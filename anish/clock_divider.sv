==> flow/design.v <==
module clock_divider #(
  parameter integer PERIOD = 10000
)(
  input clk,
  input rst,
  output clk_div
);
logic [$clog2(PERIOD)-1:0] counter;
always_ff @(posedge clk) begin
  if (rst) begin
    counter <= '0;
    clk_div <= clk;
  end else begin
    if (counter == PERIOD/2) begin
      counter <= '0;
      clk_div <= ~clk_div;
    end else begin
      counter <= counter + 1;
    end
  end
end
endmodule
======== Tool chain data of clock_divider ========
The steps from the RTL of clock_divider to its reports follow in flow order.
Lines are those of the file above, counted from 1.
Cell names lack the library's common part.
Not given: --
inputs
  top module .............................. clock_divider
  clock ................................... clk
  standard-cell library ................... sky130hd
  timing corner ........................... tt_025C_1v80

======== Elaborated design ========
Yosys after proc, flatten, opt, wreduce and memory -nomap, before mapping. Memory bits, and registers merged into a memory's read port (data or address), are not among the register bits. Print and check cells are not counted.
cells by class
  $add $sub $neg .......................... 1
  equality and inequality tests ........... 1
  mux-type cells .......................... 2
  bitwise logic cells ..................... 1
  reduce/logical cells .................... 2
operators with widths
  operator                                                            count
  14-bit by 1-bit adder with 14-bit output (second input constant)    1
  14-bit by 13-bit == test with 1-bit output (second input constant)  1
  2-bit nonzero test                                                  1
  2-bit OR reduction                                                  1
  1-bit 2-to-1 mux                                                    2
  1-bit inverter                                                      1
storage and ports
  bits in registers ....................... 15
  bits of input ports ..................... 2
  output and inout bits ................... 1

======== Longest topological paths ========
Yosys ltp: most cells in a row. Word level: on the elaborated netlist, between registers, memories and ports. Mapped: between sequential cells and ports; inverters and the memories' decode and read muxes count.
logic depth
  word-level depth ........................ 3
  ABC_AREA ................................ 0
  depth in mapped cells ................... 6

======== Synthesis result ========
The flow's flattened synthesis, as Yosys stat reports it; memories are mapped. The netlist is that of the ABC_AREA named above (0 if unset); the other value can give another one.
Totals and module areas in this step are rounded.
cell types
  cell      count  total area (um^2)
  dfxtp_1   14     280.269
  xnor2_1   10     87.584
  nor2_1    16     60.058
  nor4_1    5      31.28
  edfxtp_1  1      30.029
  ha_1      2      25.024
  nand3_1   5      25.024
  inv_1     6      22.522
  nand2_1   5      18.768
  xor2_1    2      17.517
  nand4_1   2      12.512
  nor2_2    2      12.512
  a41o_2    1      11.261
  buf_6     1      11.261
  nand3_2   1      10.01
  nor3_1    2      10.01
  nor4b_1   1      8.758
  o21ai_0   1      5.005
synthesis totals
  cells in the netlist .................... 77
  cell area after synthesis ............... 680 um^2
  flip-flop cells ......................... 15

Top module clock_divider; platform sky130hd; tools Yosys and OpenROAD; 2 stored runs in no particular order. Input and output delays are each 20% of the period that was set; the output load is 0.01 pF.
"period reached": clock period set for the run, less the worst setup slack. It is reckoned from that one timing run; input and output delays stay at 20% of the period that was set.
By "critical path time" is meant the share of the clock period that the worst setup path is allowed (20% is reserved at inputs, 20% at outputs), minus its slack. Clock arrival times at its registers enter into it.
By "total power of the final layout" is meant OpenSTA's value without simulated activity: inputs other than the clock are taken to toggle once in ten clock periods, and the tool carries that through the logic.
"critical path time" is known to 10 ps.
Measured values are rounded.

---- run 1 ----
settings
  period_ns = 2.2
  CORE_UTILIZATION = 57
  PLACE_DENSITY = 0.74
  CELL_PAD_IN_SITES_DETAIL_PLACEMENT = 0
  TNS_END_PERCENT = 85
  GPL_TIMING_DRIVEN = 0
  GPL_ROUTABILITY_DRIVEN = 0
  CAP_MARGIN = 15
  CORE_MARGIN = 2
  SLEW_MARGIN = 20
results
  period reached .......................... 1706 ps
  die footprint ........................... 1500 um^2
  standard-cell area after layout ......... 770 um^2
  total power of the final layout ......... 570 µW
  total negative slack on setup checks .... 0 ps
  worst setup slack after layout .......... 490 ps
  final utilization ....................... 0.69
  post-route worst hold slack ............. 30 ps
  mapped cell area after synthesis ........ 680 um^2
  critical path time ...................... 1270 ps
  critical path kind ...................... register to output

---- run 2 ----
settings
  period_ns = 0.903
  CORE_UTILIZATION = 40
  PLACE_DENSITY_LB_ADDON = 0.18
  GPL_ROUTABILITY_DRIVEN = 1
  MAX_ROUTING_LAYER = met4
  CAP_MARGIN = 20
  CORE_MARGIN = 2
  SLEW_MARGIN = 20
results
  period reached .......................... 1353 ps
  die footprint ........................... 2000 um^2
  standard-cell area after layout ......... 1100 um^2
  total power of the final layout ......... 1500 µW
  total negative slack on setup checks .... -6700 ps
  worst setup slack after layout .......... -450 ps
  final utilization ....................... 0.7
  post-route worst hold slack ............. 9 ps
  mapped cell area after synthesis ........ 680 um^2
  critical path time ...................... 1350 ps
  critical path kind ...................... register to register
