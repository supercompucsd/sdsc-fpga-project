==> flow/design.v <==
module circular_fifo #(parameter DATA_WIDTH = 4, parameter FIFO_DEPTH = 16) (
    input clk, rst, 
    input read, write, 
    input [DATA_WIDTH-1:0] write_in,
    output full, empty, 
    output [DATA_WIDTH-1:0] read_out
); 
reg [DATA_WIDTH-1:0] fifo [FIFO_DEPTH]; 
reg [$clog2(FIFO_DEPTH)-1:0] read_idx, write_idx;  
assign read_out = fifo[read_idx]; 
assign full = read_idx == write_idx + 1; 
assign empty = read_idx == write_idx; 
always @(posedge clk) begin
    if (rst) begin
        read_idx <= 0; 
        write_idx <= 0; 
    end else begin
        if (write) begin
            fifo[write_idx] <= write_in; 
            write_idx <= write_idx + 1; 
        end
        if (read) begin
            read_idx <= read_idx + 1; 
        end
    end
end
endmodule 
Step by step through the tools: circular_fifo --
What the tools print for circular_fifo, step after step. Line numbers count from 1 in the design file above. Operators carry their Yosys type and port widths (W data, S select, Z words). Cell names lack the library's common part. Not given: --
Design: design top circular_fifo, clock input clk, library sky130hd, corner tt_025C_1v80

Word level --
Yosys after proc, flatten, opt, wreduce and memory -nomap, before mapping. Print and check cells are not counted. Equal cells are merged and count once. Yosys's memory passes give these memory sizes; they may raise the number of words (mostly to a power of two), join words into wider ones and drop unused or constant bits.
Storage and ports: flip-flop bits (word level) 8, bits in writable memories 64, clocked read ports x word width 4, memory cells 1, input port bits 8, output and inout port bits 6, word-level cells 15
Memories:
- fifo | depth 16, width 4, rd ports 1, write ports 1, RTL line 8 | reg [DATA_WIDTH-1:0] fifo [FIFO_DEPTH];
Operators by class: add/subtract/negate cells 2, eq/ne operators 2, mux-type cells 8
Operators by type and width (number):
- $eq A4 B32 Y1 | 1
- $mux W4 | 6
- $add A4 B1 Y5 const B | 1
- $add A4 B1 Y4 const B | 1
- $eq A4 B4 Y1 | 1
- $mux W1 | 2

Logic depth --
Depth = most cells in a row (Yosys ltp): at word level without a register or memory, in the mapped netlist without a sequential cell, where the memories' decode and read muxes count.
Logic depth: word-level depth 3, ABC_AREA 0, depth in mapped cells 5

Netlist --
Yosys stat after the flow's synthesis: flattened, memories mapped to cells. It holds for the ABC_AREA given above (unset counts as 0); a run with the other value may have another netlist.
Mapped netlist: standard cells after synthesis 180, cell area after synthesis 3173.0 um^2, sequential part of the area 2162.1 um^2, flip-flop cells 76, buffers 7
Cells by type (number):
- edfxtp_1 | 64
- mux4_1 | 14
- dfxtp_1 | 12
- and2_1 | 16
- xor2_1 | 8
- ha_1 | 5
- mux4_2 | 2
- nand3_1 | 9
- xnor2_1 | 5
- nor2_1 | 11
- a22oi_1 | 4
- nand2_1 | 7
- buf_12 | 1
- mux2i_1 | 2
- nor4bb_1 | 2
- a2111oi_2 | 1
- nand4_1 | 2
- nor2b_1 | 2
Not listed: further types 10, cells in them 13.

Timing after synthesis --
Path of least setup slack by OpenSTA after synthesis, without wires, with an ideal clock, recovery checks aside; 20% of the period is set as input and as output delay. Where synthesis merged equal registers, the netlist keeps one of their names.
Path post-synthesis: path type register -> output, from reg write_idx[0], to out full, period 1860 ps, external output delay 372 ps, arrival 1366 ps, required time 1488 ps, slack 122 ps, path delay 1366 ps, stages on the path 5, path buffers 0, synthesis period reached 1738 ps
"path delay" = arrival - input delay + setup time. At an output port there is no setup time. "stages on the path" counts driving pins, that of a launching flip-flop among them; a cell with two outputs on the path counts twice. "synthesis period reached" is the clock period less the worst setup slack; recovery checks do not enter. This is arithmetic on one report: input and output delays are still those of the set period (20% each). Between the ends stands the longest chain of elaborated cells between them, by number of cells; it is not shown to be the way that was timed. Of several equally long chains one is given. A line is the first line of the expression or statement that the cell stems from. Yosys adds cells for indexed reads and writes and turns some case tables into memories.
Between the ends, post-synthesis: path through dfxtp_1 > ha_1 > and3b_1 > nor3_1 > a2111oi_2, length of the longest elaborated chain 2, elaborated cells on any way between the ends 2, classes of those cells 1 x add/sub; 1 x eq/ne
RTL lines, path post-synthesis:
- from (decl) | RTL line 9 | reg [$clog2(FIFO_DEPTH)-1:0] read_idx, write_idx;
- from (assign) | RTL line 16 | write_idx <= 0;
- from (assign) | RTL line 20 | write_idx <= write_idx + 1;
- $add A4 B1 Y5 | RTL line 11 | assign full = read_idx == write_idx + 1;
- $eq A4 B32 Y1 | RTL line 11
- to (decl) | RTL line 5 | output full, empty,

Path in the finished layout --
Path of least setup slack in the final report of flow run A (OpenROAD, finished layout, wires in). Where an end is a register, its clock arrival counts in the times. The report prints the path's times to 10 ps; the period is as set.
Path post-layout: path type register -> output, from reg (name not given), to out read_out[2], period 2450 ps, external output delay 490 ps, arrival 1900 ps, required time 1960 ps, slack 60 ps, stages on the path 7, path buffers 3
Between the ends, post-layout: path through dfxtp_2 > buf_12 > buf_4 > mux4_1 > nand2_1 > nand3_1 > dlygate4sd2_1
RTL lines, path post-layout:
- to (decl) | RTL line 6 | output [DATA_WIDTH-1:0] read_out
Chain of elaborated cells between the ends: none given.

Hand-over note for circular_fifo

Flow measurements of circular_fifo on sky130hd: 2 stored runs with different settings, listed in no order. Input and output delays are each 20% of the period that was set; the output load is 0.01 pF.
"achieved clock period" = clock period - worst setup slack. The figure is calculated, with input and output delays left at 20% of the set period.
By "worst setup path time" is meant the share of the clock period that the worst setup path is allowed (20% is reserved at inputs, 20% at outputs), minus its slack. Clock arrival times at its registers enter into it.
By "power" is meant OpenSTA's value without simulated activity: inputs other than the clock are taken to toggle once in ten clock periods, and the tool carries that through the logic.
"worst setup path time" is given in steps of 10 ps.
[flow run A] settings: period_ns=2.45, CORE_UTILIZATION=19, CORE_ASPECT_RATIO=1.21, ABC_AREA=0, GPL_TIMING_DRIVEN=1, GPL_ROUTABILITY_DRIVEN=0, CTS_CLUSTER_SIZE=26, SLEW_MARGIN=20, CAP_MARGIN=20, CORE_MARGIN=2
[flow run A] result: chip area after synthesis (Yosys) 3173.0 um^2, die area 17754.3 um^2, standard-cell area of the final layout 3927.5 um^2, utilization 0.242, worst setup slack after layout 58 ps, total negative slack 0 ps, worst hold slack 589 ps, power 2964 µW, achieved clock period 2392 ps, worst setup path time 1900 ps, worst setup path kind register -> output
[flow run B] settings: period_ns=2.47, CORE_UTILIZATION=56, CELL_PAD_IN_SITES_GLOBAL_PLACEMENT=2, TNS_END_PERCENT=20, GPL_TIMING_DRIVEN=1, CAP_MARGIN=20, CORE_MARGIN=2, SLEW_MARGIN=20
[flow run B] result: chip area after synthesis (Yosys) 3173.0 um^2, die area 6284.5 um^2, standard-cell area of the final layout 3661.0 um^2, utilization 0.669, worst setup slack after layout 74 ps, total negative slack 0 ps, worst hold slack 617 ps, power 2692 µW, achieved clock period 2396 ps, worst setup path time 1900 ps, worst setup path kind register -> output

End of note.
